==> flow/design.v <==
module modulename(
				  RST, 
				  ST,
				  CLK,
				  RD,
				  RES,
				  IN1,
				  IN2,
				  IN3
				  );
   input wire          RST;
   input wire          ST;
   input wire          CLK;
   output reg          RD;
   output reg [16-1:0] RES;
   input wire [16-1:0] IN1;
   input wire [16-1:0] IN2;
   input wire [16-1:0] IN3;
   reg [3:0] 		   state;
   wire [16-1:0] 	   SOUT_YES;
   wire [16-1:0] 	   SOUT_NO;
   wire [16-1:0] 	   pRES;
   wire [16-1:0] 	   lRES; 	   
   wire 			   yRD;
   wire 			   nRD;
   wire 			   pRD;
   wire 			   lRD;
   reg 				   yST;
   reg 				   nST;
   reg  			   pST;
   assign lRD = nRD & yRD & pRD;
   assign lRES = pRES > 0?SOUT_YES:SOUT_NO;
   mock_yes yes(RST, yST, CLK, yRD, SOUT_YES, IN1, IN2, IN3);
   mock_no no(RST, nST, CLK, nRD, SOUT_NO, IN1, IN2, IN3);
   mock_pred pred(RST, pST, CLK, pRD, pRES, IN1, IN2, IN3);
   always @(posedge CLK) begin
	  if (RST == 1) begin
		 yST = 0;
		 nST = 0;
		 pST = 0;
		 state = 0;
		 RD = 1;
		 RES = 0;		
	  end
	  case (state)
		0:begin
		   RD = 1;
		   if (ST == 1) state = 1;
		end
		1:begin
		   yST = 1;
		   nST = 1;
		   pST = 1;
		   RD = 0;
		   state = 2;
		end
		2:begin
		   state = 3;
		end
		3:begin
		   yST = 0;
		   nST = 0;
		   pST = 0;
		   if (lRD == 1) state = 4;		   
		end
		4:begin
		   RD = 1;
		   RES = lRES;
		   state = 5;
		end
		5:begin
		   RD = 1;
		   if(ST == 1) state = 1;
		end
	  endcase  
   end  
endmodule  
module mock_no(RST, ST, CLK, RD, RES, IN1, IN2, IN3);
   input wire RST;
   input wire ST;
   input wire CLK;
   output reg RD;
   output reg [16-1:0] RES;
   input wire [16-1:0] IN1;
   input wire [16-1:0] IN2;
   input wire [16-1:0] IN3;
   reg [3:0] 		   CNT;
   always @(posedge CLK) begin
	  if(RST == 1) begin
		 RD = 1;
		 RES = 0;
		 CNT = 0;
	  end else begin
		 if (ST == 1 && RD == 1) begin
			RD = 0;
			CNT = 2;			
		 end else if (CNT > 0) begin
			CNT = CNT - 1;
		 end else begin
			RD = 1;
		 end
		 RES = 2;
	  end	  	  
   end
endmodule  
module mock_pred(RST, ST, CLK, RD, RES, IN1, IN2, IN3);
   input wire RST;
   input wire ST;
   input wire CLK;
   output reg RD;
   output reg [16-1:0] RES;
   input wire [16-1:0] IN1;
   input wire [16-1:0] IN2;
   input wire [16-1:0] IN3;
   reg [3:0] 		   CNT;
   always @(posedge CLK) begin
	  if(RST == 1) begin
		 RD = 1;
		 RES = 0;
		 CNT = 0;
	  end else begin
		 if (ST == 1 && RD == 1) begin
			RD = 0;
			CNT = 2;			
		 end else if (CNT > 0) begin
			CNT = CNT - 1;
		 end else begin
			RD = 1;
		 end
		 RES = 1;
	  end	  	  
   end
endmodule  
module mock_yes(RST, ST, CLK, RD, RES, IN1, IN2, IN3);
   input wire RST;
   input wire ST;
   input wire CLK;
   output reg RD;
   output reg [16-1:0] RES;
   input wire [16-1:0] IN1;
   input wire [16-1:0] IN2;
   input wire [16-1:0] IN3;
   reg [3:0] 		   CNT;
   always @(posedge CLK) begin
	  if(RST == 1) begin
		 RD = 1;
		 RES = 0;
		 CNT = 0;
	  end else begin
		 if (ST == 1 && RD == 1) begin
			RD = 0;
			CNT = 4;			
		 end else if (CNT > 0) begin
			CNT = CNT - 1;
		 end else begin
			RD = 1;
		 end
		 RES = 2;
	  end	  	  
   end
endmodule  
# ---- Reports on modulename
# The steps from the RTL of modulename to its reports follow in flow order.
# Lines are those of the file above, counted from 1.
# Operators carry their Yosys type and port widths (W data, S select, Z words).
# Not given: --
dict set report design {
  design {modulename}
  clock {CLK}
  library {sky130hd}
  pvt_corner {tt_025C_1v80}
}

# ---- Word-level counts
# Counts by Yosys on the flattened word-level netlist (proc, flatten, opt, wreduce; memories kept). Register bits leave out memories and registers merged into their read ports (data or address). Print and check cells are left out. Cells with the same type and inputs are merged into one.
dict set report op_classes {
  n_addsub 3
  cmp 3
  equal 8
  mux 23
  logic 2
  reduce_logical 15
}
# cell n
set op_table {}
lappend op_table {{$mux W16} 2}
lappend op_table {{$pmux W4 S5} 1}
lappend op_table {{$sub A4 B1 Y4 const B} 3}
lappend op_table {{$gt A4 B1 Y1 const B} 3}
lappend op_table {{$mux W4} 3}
lappend op_table {{$mux W2} 5}
lappend op_table {{$reduce_bool A2 Y1} 4}
lappend op_table {{$reduce_or A2 Y1} 4}
lappend op_table {{$eq A4 B2 Y1 const B} 2}
lappend op_table {{$eq A4 B3 Y1 const B} 2}
lappend op_table {{$mux W1} 8}
lappend op_table {{$ne A2 B1 Y1 const B} 3}
lappend op_table {{$reduce_bool A3 Y1} 2}
lappend op_table {{$mux W3} 2}
lappend op_table {{$eq A4 B1 Y1 const B} 1}
lappend op_table {{$logic_not A4 Y1} 1}
lappend op_table {{$pmux W1 S2} 2}
lappend op_table {{$logic_and A1 B1 Y1} 3}
lappend op_table {{$reduce_or A3 Y1} 1}
lappend op_table {{$and A1 B1 Y1} 2}
dict set report word_totals {
  reg_bits 53
  out_inout_bits 17
}

# ---- Depth
# Depth = most cells in a row (Yosys ltp): at word level without a register or memory, in the mapped netlist without a sequential cell, where the memories' decode and read muxes count.
dict set report logic_depth {
  word_depth 4
  ABC_AREA 0
  mapped_depth 5
}

# ---- Mapped cells and area
# Source: synth_stat.txt of the flow (Yosys; design flattened, memories mapped). It holds for the ABC_AREA given above (unset counts as 0); a run with the other value may have another netlist.
dict set report mapped {
  mapped_cells 146
  mapped_area_um2 1273.7
  flip_flops 27
  n_buf 19
}
# type n
set types {}
lappend types {sky130_fd_sc_hd__dfxtp_1 24}
lappend types {sky130_fd_sc_hd__buf_4 15}
lappend types {sky130_fd_sc_hd__edfxtp_1 3}
lappend types {sky130_fd_sc_hd__nand2_1 17}
lappend types {sky130_fd_sc_hd__nor2_1 15}
lappend types {sky130_fd_sc_hd__a21oi_1 8}
lappend types {sky130_fd_sc_hd__nor3_1 7}
lappend types {sky130_fd_sc_hd__o21ai_0 7}
lappend types {sky130_fd_sc_hd__nand2b_1 4}
lappend types {sky130_fd_sc_hd__inv_1 5}
lappend types {sky130_fd_sc_hd__nor4_1 3}
lappend types {sky130_fd_sc_hd__a21oi_2 2}
lappend types {sky130_fd_sc_hd__a21o_1 2}
lappend types {sky130_fd_sc_hd__o211ai_1 2}
lappend types {sky130_fd_sc_hd__a31oi_1 2}
lappend types {sky130_fd_sc_hd__ha_1 1}
lappend types {sky130_fd_sc_hd__or3_1 2}
lappend types {sky130_fd_sc_hd__buf_6 1}
# Not listed: further types 25, cells in them 26.
# The figures by module come from a second, unflattened synthesis with its own total; it is not the netlist above.
dict set report hier_totals {
  cells_unflattened 246
  hier_area_um2 2327.2
}
# Rows give one instance, submodules left out.
# module instances n_cells area_um2 seq_area_um2
set by_module {}
lappend by_module {modulename 1 124 1281.2 700.7}
lappend by_module {mock_yes 1 44 385.4 120.1}
lappend by_module {mock_no 1 39 335.3 120.1}
lappend by_module {mock_pred 1 39 325.3 120.1}

# ---- Timing after synthesis
# OpenSTA on the mapped netlist: ideal clock, no wires. The path of least setup slack (recovery checks aside). Input and output delay are each 20% of the period. Register names are those of the netlist, which keeps one name where synthesis merged equal registers.
dict set report synth_timing {
  path_type {flip-flop to flip-flop}
  start {register (name not given)}
  end {register state}
  clock_period_ps 1530
  launch_ps 0
  arrival_time_ps 1321
  required_time_ps 1464
  slack_ps 143
  path_delay_ps 1387
  driving_pins 6
  path_buffers 1
  synth_period_reached_ps 1387
}
# "path_delay_ps" = arrival - input delay + setup time.
# "driving_pins" counts driving pins, that of a launching flip-flop among them; a cell with two outputs on the path counts twice.
# "synth_period_reached_ps" = period - worst setup slack (recovery checks aside). The figure is calculated, with input and output delays left at 20% of the set period.
# An end named without its bit number is one bit of that signal or, where synthesis recoded a state register, one of its new flip-flops.
# At most two assigning lines are given for a register; there are more.
dict set report synth_between {
  cell_sequence {sky130_fd_sc_hd__dfxtp_1 > sky130_fd_sc_hd__buf_6 > sky130_fd_sc_hd__or2_4 > sky130_fd_sc_hd__or4_4 > sky130_fd_sc_hd__and2_4 > sky130_fd_sc_hd__a21oi_2}
}
# item line
set synth_lines {}
lappend synth_lines {{end, assigned} 41} ;# state = 0;
lappend synth_lines {{end, assigned} 48} ;# if (ST == 1) state = 1;
lappend synth_lines {{end, declared} 19} ;# reg [3:0] state;
# Chain of elaborated cells between the ends: none given.

# ---- Path in the finished layout
# From the final timing report of record 1: the path of least setup slack in the routed layout; clock arrival at registers is part of the times.
# The path's times are printed in steps of 10 ps; the period is the one set.
dict set report layout_timing {
  path_type {input port to flip-flop}
  start {input RST}
  end {register (name not given)}
  clock_period_ps 2610
  in_delay_ps 520
  launch_ps 520
  arrival_time_ps 2150
  required_time_ps 2840
  slack_ps 700
  driving_pins 5
  path_buffers 1
}
dict set report layout_between {
  cell_sequence {sky130_fd_sc_hd__clkdlybuf4s50_1 > sky130_fd_sc_hd__or2_4 > sky130_fd_sc_hd__or4_4 > sky130_fd_sc_hd__nand3_2 > sky130_fd_sc_hd__a2bb2o_1}
}
# item line
set layout_lines {}
lappend layout_lines {{start, declared} 11} ;# input wire          RST;
# Chain of elaborated cells between the ends: none given.

Subject: flow runs of modulename

Hi,

Design modulename on sky130hd. What follows are 2 stored runs of the flow, each under its own settings; their order means nothing. The constraints put input and output delay at 20% of the set period each and load the outputs with 0.01 pF.
"worst_path_ps" = time allowed to the worst setup path (clock period - input delay - output delay, where it has them) - its slack; a late launch clock adds to it, a late capture clock takes from it.
By "power_total_uw" is meant OpenSTA's value without simulated activity: inputs other than the clock are taken to toggle once in ten clock periods, and the tool carries that through the logic.
"worst_path_ps" is given in steps of 10 ps.

# record 1
==> flow/run.sh <==
#!/bin/bash
# the make line also repeats the synthesis and layout settings of config.mk as NAME=value (left out here)
make -C /OpenROAD-flow-scripts/flow DESIGN_CONFIG=/design/flow/config.mk WORK_HOME=/design/flow/orfs CLKGATE_MAP_FILE= finish
==> flow/config.mk <==
export PLATFORM = sky130hd
export DESIGN_NAME = modulename
export DESIGN_NICKNAME = modulename
export VERILOG_FILES = /design/flow/design.v
export SDC_FILE = /design/flow/constraint.sdc
export NUM_CORES = 4
export LEC_CHECK = 0
export CAP_MARGIN = 20
export CORE_MARGIN = 2
export CORE_UTILIZATION = 17
export CTS_CLUSTER_SIZE = 77
export HOLD_SLACK_MARGIN = 0.09
export MAX_ROUTING_LAYER = met4
export MIN_ROUTING_LAYER = met2
export PLACE_DENSITY_LB_ADDON = 0.29
export SLEW_MARGIN = 20
==> flow/constraint.sdc <==
create_clock -name core_clock -period 2.61 [get_ports {CLK}]
set_input_delay 0.5220 -clock core_clock [delete_from_list [all_inputs] [get_ports {CLK}]]
set_output_delay 0.5220 -clock core_clock [all_outputs]
set_load 0.01 [all_outputs]

==> record 1: results <==
total_negative_slack_ps=0
worst_path_ps=1390
worst_path_kind="input port to flip-flop"
final_die_area_um2=8201.1
stdcell_area_um2=1411.3
worst_setup_slack_ps=698
ys_area_um2=1273.7
power_total_uw=1196

# record 2
==> flow/run.sh <==
#!/bin/bash
# the make line also repeats the synthesis and layout settings of config.mk as NAME=value (left out here)
make -C /OpenROAD-flow-scripts/flow DESIGN_CONFIG=/design/flow/config.mk WORK_HOME=/design/flow/orfs CLKGATE_MAP_FILE= finish
==> flow/config.mk <==
export PLATFORM = sky130hd
export DESIGN_NAME = modulename
export DESIGN_NICKNAME = modulename
export VERILOG_FILES = /design/flow/design.v
export SDC_FILE = /design/flow/constraint.sdc
export NUM_CORES = 4
export LEC_CHECK = 0
export CAP_MARGIN = 35
export CELL_PAD_IN_SITES_DETAIL_PLACEMENT = 0
export CORE_MARGIN = 2
export CORE_UTILIZATION = 47
export GPL_TIMING_DRIVEN = 0
export HOLD_SLACK_MARGIN = -0.04
export MIN_ROUTING_LAYER = met2
export PLACE_DENSITY_LB_ADDON = 0.19
export SETUP_SLACK_MARGIN = 0.03
export SLEW_MARGIN = 20
==> flow/constraint.sdc <==
create_clock -name core_clock -period 1.12 [get_ports {CLK}]
set_input_delay 0.2240 -clock core_clock [delete_from_list [all_inputs] [get_ports {CLK}]]
set_output_delay 0.2240 -clock core_clock [all_outputs]
set_load 0.01 [all_outputs]

==> record 2: results <==
stdcell_area_um2=1615.3
total_negative_slack_ps=-2147
power_total_uw=3145
ys_area_um2=1273.7
worst_setup_slack_ps=-270
final_die_area_um2=3142.7
worst_path_ps=1390
worst_path_kind="flip-flop to flip-flop"

Regards
