==> flow/design.v <==
module addition_func_h(RST, ST, CLK, RD, RES, IN0, IN1, IN2);
	input wire RST;
	input wire ST;
	input wire CLK;
	output wire RD;
	output wire [15:0] RES;
	input wire [15:0] IN0;
	input wire [15:0] IN1;
	input wire [15:0] IN2;
	wire [15:0] RESi;
	wire  RDi;
	operation_i_bw16_inc3_si2 opi3(RST, ST, CLK, RDi, RESi, IN0, IN1, IN2);
	operation_s_bw16 soperation(RST, RDi, CLK, RD, RES, RESi);	
endmodule
module operation_i_bw16_inc2_si1(RST, ST, CLK, RD, RES, IN0, IN1);
	input wire RST;
	input wire ST;
	input wire CLK;
	output reg RD;
	output reg [16-1:0] RES;
	reg STold;
	reg RF;
	input wire [15:0] IN0;
	input wire [15:0] IN1;
	always @(posedge CLK) begin
		if(RST == 1) begin
			RD = 1;
			RF = 1;
		end else begin
			if(RF == 1) begin
				RD = 1;
			end
			if(RF == 0) begin
				RES = IN1;
				RF = 1;
			end
			if(ST == 1 && STold == 0) begin
                                RD = 0;
				RF = 0;
                        end
		end
		STold = ST;
	end	
endmodule
module operation_i_bw16_inc3_si2(RST, ST, CLK, RD, RES, IN0, IN1, IN2);
	input wire RST;
	input wire ST;
	input wire CLK;
	output reg RD;
	output reg [16-1:0] RES;
	reg STold;
	reg RF;
	input wire [15:0] IN0;
	input wire [15:0] IN1;
	input wire [15:0] IN2;
	always @(posedge CLK) begin
		if(RST == 1) begin
			RD = 1;
			RF = 1;
		end else begin
			if(RF == 1) begin 
				RD = 1;
			end
			if(RF == 0) begin
				RES = IN2;
				RF = 1;
			end
			if(ST == 1 && STold == 0) begin
                                RF = 0;
				RD = 0;
                        end
		end
		STold = ST;
	end	
endmodule
module operation_s_bw16(RST, ST, CLK, RD, RES, IN);
	input wire RST;
	input wire ST;
	input wire CLK;
	output reg RD;
	output reg [16-1:0] RES;
	input wire [16-1:0] IN;
	reg STold;
	reg RF;
	always @(posedge CLK) begin
		if(RST == 1) begin
			RD = 1;
			RF = 1;
		end else begin
			if(RF == 1) begin
				RD = 1;
			end
			if(RF == 0) begin
				RES = IN + 1;
				RF = 1;
			end
			if(ST == 1 && STold == 0) begin
                                RF = 0;
				RD = 0;
                        end
		end
		STold = ST;
	end	
endmodule
module operation_r_goperation_i_bw16_inc2_si1_haddition_func_h_bw_16_icnt2(RST, ST, CLK, RD, RES, IN0, IN1);
	input wire RST;
	input wire ST;
	input wire CLK;
	output reg RD;
	output reg [16-1:0] RES;
	wire [16-1:0] res_g;
	wire [16-1:0] res_h;
	reg [16-1:0] CNT;
	reg [16-1:0] ITERATIONS;
	wire rd_g;
	wire rd_h;
	wire st_h;
	reg STold;
	reg rd_g_old;
	reg rd_h_old;
	input wire [16-1:0] IN0;
	input wire [16-1:0] IN1;
	operation_i_bw16_inc2_si1 g(RST, ST, CLK, rd_g, res_g, IN0, IN1);
	addition_func_h h(RST, st_h, CLK, rd_h, res_h, IN0, IN1, res_h);
	assign st_h = CNT?rd_h:rd_g;
	always @(posedge CLK) begin
		if(RST == 1) begin
			RD = 1;
			CNT = 0;
			STold = 0;
			rd_g_old = 0;
			rd_h_old = 0;
			ITERATIONS = 0;
		end else begin
			if(ITERATIONS == CNT) begin
				RD = 1;
				CNT = 0;
				ITERATIONS = 0;
			end
			if(RD == 0) begin
				if(rd_g == 1 && rd_g_old == 0 && CNT == 0) begin
					RES = res_g;
					CNT = CNT + 1;
				end
				if(rd_h == 1 && rd_h_old == 0) begin
					RES = rd_h;
					CNT = CNT + 1;
				end
			end
			if(ST == 1 && STold == 0) begin
				RD = 0;
				ITERATIONS = IN1;
			end
		end
		STold = ST;
		rd_g_old = rd_g;
		rd_h_old = rd_h;
	end
endmodule
* Tool chain data of operation_r_goperation_i_bw16_inc2_si1_haddition_func_h_bw_16_icnt2
What the tools print for operation_r_goperation_i_bw16_inc2_si1_haddition_func_h_bw_16_icnt2, step after step.
Line numbers count from 1 in the design file above.
Operators: Yosys type, input widths -> output width; for muxes data width and select width s.
The mark -- stands for no value.
- Top module :: operation_r_goperation_i_bw16_inc2_si1_haddition_func_h_bw_16_icnt2
- Clock port :: CLK
- Library :: sky130hd
- Library corner :: tt_025C_1v80

* Word level
Source: Yosys, flattened and elaborated, memories not mapped. Widths are those after wreduce. Registers that Yosys merges into a memory's read port (data or address) are not register bits. Print and check cells do not count. Equal cells are merged and count once.
- Word-level cells :: 67
- Output and inout bits :: 17
- Bits in registers :: 76
- Input port bits :: 35
- Mux-type cells :: 24
- Reduce/logical cells :: 15
- Add/subtract/negate cells :: 2
- Bitwise operators :: 8
- Eq/ne operators :: 1
** Operators with widths (number)
- $mux 16 :: 10
- $add 16x1->16 const B :: 2
- $eq 16x16->1 :: 1
- $logic_not 16->1 :: 1
- $reduce_bool 16->1 :: 1
- $mux 1 :: 14
- $reduce_bool 2->1 :: 5
- $not 1->1 :: 8
- $logic_and 1x1->1 :: 6
- $reduce_and 3->1 :: 1
- $reduce_and 2->1 :: 1

* Depth
Depth = most cells in a row (Yosys ltp): at word level without a register or memory, in the mapped netlist without a sequential cell, where the memories' decode and read muxes count.
- Depth in word-level cells :: 11
- ABC_AREA :: 0
- Mapped depth :: 14

* Netlist
Yosys stat after the flow's synthesis: flattened, memories mapped to cells. It holds for the ABC_AREA given above (unset counts as 0); a run with the other value may have another netlist.
Totals and module areas in this step are rounded.
** Cell types
- sky130_fd_sc_hd__edfxtp_1 :: number 32, area in all 960.922 um2
- sky130_fd_sc_hd__dfxtp_1 :: number 44, area in all 880.845 um2
- sky130_fd_sc_hd__a22o_1 :: number 16, area in all 140.134 um2
- sky130_fd_sc_hd__xor2_1 :: number 16, area in all 140.134 um2
- sky130_fd_sc_hd__and2_1 :: number 15, area in all 93.84 um2
- sky130_fd_sc_hd__nor2_1 :: number 20, area in all 75.072 um2
- sky130_fd_sc_hd__nand2_1 :: number 17, area in all 63.811 um2
- sky130_fd_sc_hd__nor4_2 :: number 4, area in all 50.048 um2
- sky130_fd_sc_hd__inv_1 :: number 11, area in all 41.29 um2
- sky130_fd_sc_hd__a41o_1 :: number 4, area in all 40.038 um2
- sky130_fd_sc_hd__ha_1 :: number 3, area in all 37.536 um2
- sky130_fd_sc_hd__nand4_1 :: number 6, area in all 37.536 um2
- sky130_fd_sc_hd__a21oi_1 :: number 7, area in all 35.034 um2
- sky130_fd_sc_hd__a21oi_4 :: number 2, area in all 32.531 um2
- sky130_fd_sc_hd__and3_1 :: number 5, area in all 31.28 um2
- sky130_fd_sc_hd__or3_1 :: number 5, area in all 31.28 um2
- sky130_fd_sc_hd__mux2i_1 :: number 3, area in all 30.029 um2
- sky130_fd_sc_hd__xnor2_1 :: number 3, area in all 26.275 um2
Not listed: further types 30, cells in them 56.
- Mapped area :: 3160 um2
- Mapped cells :: 269
- Sequential part of the area :: 1840 um2
- Mapped flip-flops :: 76
- Buffers :: 11
By module: a second synthesis without flattening, with its own total; a netlist apart from the flattened one above.
- Cell total of the unflattened synthesis :: 335
- Area (unflattened synthesis) :: 4340 um2
Rows give one instance, submodules left out.
** Modules
- operation_r_goperation_i_bw16_inc2_si1_haddition_func_h_bw_16_icnt2 :: cells 224, area 2320 um2, seq. area 1200 um2, instances 1
- operation_s_bw16 :: cells 63, area 863 um2, seq. area 541 um2, instances 1
- operation_i_bw16_inc2_si1 :: cells 24, area 579 um2, seq. area 541 um2, instances 1
- operation_i_bw16_inc3_si2 :: cells 24, area 579 um2, seq. area 541 um2, instances 1
- addition_func_h :: cells 0, area 0.0 um2, seq. area 0.0 um2, instances 1

* Worst setup path after synthesis
Source: OpenSTA report_checks on the synthesized netlist (no wires, ideal clock, input and output delay 20% of the period each), path of least setup slack; recovery checks are left aside. Register names are those of the netlist, which keeps one name where synthesis merged equal registers.
- Path type :: reg2reg
- From :: reg CNT[0]
- To :: reg CNT[2]
- Slack :: 0.481 ns
- Setup time :: 0.070 ns
- Required time :: 3.170 ns
- Stages :: 14
- Clock period :: 3.24 ns
- Delay of the path :: 2.758 ns
- Path buffers :: 0
- Arrival :: 2.688 ns
- Period reached after synthesis :: 2.759 ns
"delay of the path" = arrival - input delay + setup time.
"stages": output pins that drive a net of the path, with the launching flip-flop's if there is one; two outputs of one cell count as two.
"period reached after synthesis" is the clock period less the worst setup slack; recovery checks do not enter. This is arithmetic on one report: input and output delays are still those of the set period (20% each).
Between the ends stands the longest chain of elaborated cells between them, by number of cells; it is not shown to be the way that was timed. Of several equally long chains one is given.
Each line given opens the expression or statement behind the cell; cells for indexed reads and writes are added by Yosys, which also makes memories of some case tables.
A register here has more assigning lines than the two given.
- Path through :: sky130_fd_sc_hd__dfxtp_1 > sky130_fd_sc_hd__xor2_1 > sky130_fd_sc_hd__nor4_2 > sky130_fd_sc_hd__nand4_2 > sky130_fd_sc_hd__nand2_1 > sky130_fd_sc_hd__ha_1 > sky130_fd_sc_hd__and3b_1 > sky130_fd_sc_hd__a21oi_1 > sky130_fd_sc_hd__a21o_1 > sky130_fd_sc_hd__ha_1 > sky130_fd_sc_hd__nand2_1 > sky130_fd_sc_hd__a21oi_4 > sky130_fd_sc_hd__or3_1 > sky130_fd_sc_hd__a21oi_1
- Cells in the longest elaborated chain :: 11
** RTL lines, path post-synthesis
- from (decl) :: line 113 : reg [16-1:0] CNT;
- from (assign) :: line 143 : CNT = CNT + 1;
- from (assign) :: line 147 : CNT = CNT + 1;
- $eq 16x16->1 :: line 135 : if(ITERATIONS == CNT) begin
- $mux 16 :: line 135
- $mux 16 :: line 127 : if(RST == 1) begin
- $logic_not 16->1 :: line 141 : if(rd_g == 1 && rd_g_old == 0 && CNT == 0) begin
- $logic_and 1x1->1 :: line 141
- $mux 16 :: line 141
- $mux 16 :: line 140 : if(RD == 0) begin
- $mux 16 :: line 127
- $add 16x1->16 :: line 147
- $mux 16 :: line 145 : if(rd_h == 1 && rd_h_old == 0) begin
- $mux 16 :: line 140
- to (assign) :: line 143
- to (assign) :: line 147
- to (decl) :: line 113

* Timing after layout
Path of least setup slack in the final report of flow run 1 (OpenROAD, finished layout, wires in). Where an end is a register, its clock arrival counts in the times.
- Path type :: reg2reg
- From :: reg CNT[1]
- To :: reg CNT[4]
- Slack :: 0.12 ns
- Required time :: 3.47 ns
- Path buffers :: 1
- Stages :: 15
- Clock period :: 3.26 ns
- Setup time :: 0.13 ns
- Arrival :: 3.35 ns
Between the ends stands the longest chain of elaborated cells between them, by number of cells; it is not shown to be the way that was timed. Of several equally long chains one is given.
A register here has more assigning lines than the two given.
- Path through :: sky130_fd_sc_hd__dfxtp_1 > sky130_fd_sc_hd__xor2_1 > sky130_fd_sc_hd__nor4_2 > sky130_fd_sc_hd__buf_4 > sky130_fd_sc_hd__nand4_4 > sky130_fd_sc_hd__nand2_2 > sky130_fd_sc_hd__ha_1 > sky130_fd_sc_hd__nand3b_1 > sky130_fd_sc_hd__a21oi_4 > sky130_fd_sc_hd__xnor2_1 > sky130_fd_sc_hd__ha_1 > sky130_fd_sc_hd__nand2_2 > sky130_fd_sc_hd__a2111oi_2 > sky130_fd_sc_hd__xnor2_1 > sky130_fd_sc_hd__nor2_1
- Cells in the longest elaborated chain :: 11
** RTL lines, path post-layout
- from (decl) :: line 113 : reg [16-1:0] CNT;
- from (assign) :: line 143 : CNT = CNT + 1;
- from (assign) :: line 147 : CNT = CNT + 1;
- $eq 16x16->1 :: line 135 : if(ITERATIONS == CNT) begin
- $mux 16 :: line 135
- $mux 16 :: line 127 : if(RST == 1) begin
- $logic_not 16->1 :: line 141 : if(rd_g == 1 && rd_g_old == 0 && CNT == 0) begin
- $logic_and 1x1->1 :: line 141
- $mux 16 :: line 141
- $mux 16 :: line 140 : if(RD == 0) begin
- $mux 16 :: line 127
- $add 16x1->16 :: line 147
- $mux 16 :: line 145 : if(rd_h == 1 && rd_h_old == 0) begin
- $mux 16 :: line 140
- to (assign) :: line 143
- to (assign) :: line 147
- to (decl) :: line 113

Memo
Re: implementation data of operation_r_goperation_i_bw16_inc2_si1_haddition_func_h_bw_16_icnt2

Record of 2 stored runs of the RTL-to-layout flow on operation_r_goperation_i_bw16_inc2_si1_haddition_func_h_bw_16_icnt2, platform sky130hd. The runs are unordered. Constraints: input delay and output delay 20% of the set period each, output load 0.01 pF.
"achieved clock period": clock period set for the run, less the worst setup slack. It is reckoned from that one timing run; input and output delays stay at 20% of the period that was set.
"time of the worst setup path" means the part of the period allowed to the worst setup path (the constraints hold back 20% at inputs and 20% at outputs) less its slack; where the path has registers, the arrival times of their clocks count too.
"power consumption" rests on the timing tool's default activity at the inputs, not on a simulated workload.
The results are shown rounded.

** Flow run 1
- Settings :: period_ns=3.26; CORE_UTILIZATION=36; CORE_ASPECT_RATIO=0.59; GPL_TIMING_DRIVEN=0; CTS_CLUSTER_SIZE=52; CAP_MARGIN=25; SLEW_MARGIN=0; MIN_ROUTING_LAYER=met2; MAX_ROUTING_LAYER=met4; CORE_MARGIN=2
- Worst-case hold slack :: 0.369 ns
- Setup total negative slack :: 0.000 ns
- Smallest setup slack :: 0.119 ns
- Utilization :: 0.468
- Power consumption :: 0.00218 W
- Chip area in the Yosys report :: 3160 um2
- Die outline area :: 9560 um2
- Standard-cell area of the final layout :: 4020 um2
- Achieved clock period :: 3.141 ns
- Time of the worst setup path :: 3.14 ns
- Kind of the worst setup path :: reg2reg

** Flow run 2
- Settings :: period_ns=3.4; CORE_UTILIZATION=27; SETUP_SLACK_MARGIN=0.17; PLACE_DENSITY_LB_ADDON=0.1; CELL_PAD_IN_SITES_DETAIL_PLACEMENT=1; ABC_AREA=0; GPL_TIMING_DRIVEN=0; GPL_ROUTABILITY_DRIVEN=1; CTS_CLUSTER_SIZE=84; CAP_MARGIN=15; SLEW_MARGIN=5; MAX_ROUTING_LAYER=met5; CORE_MARGIN=2
- Worst-case hold slack :: 0.368 ns
- Setup total negative slack :: 0.000 ns
- Smallest setup slack :: 0.415 ns
- Utilization :: 0.35
- Power consumption :: 0.00201 W
- Chip area in the Yosys report :: 3160 um2
- Die outline area :: 12600 um2
- Standard-cell area of the final layout :: 4000 um2
- Achieved clock period :: 2.985 ns
- Time of the worst setup path :: 2.98 ns
- Kind of the worst setup path :: reg2reg
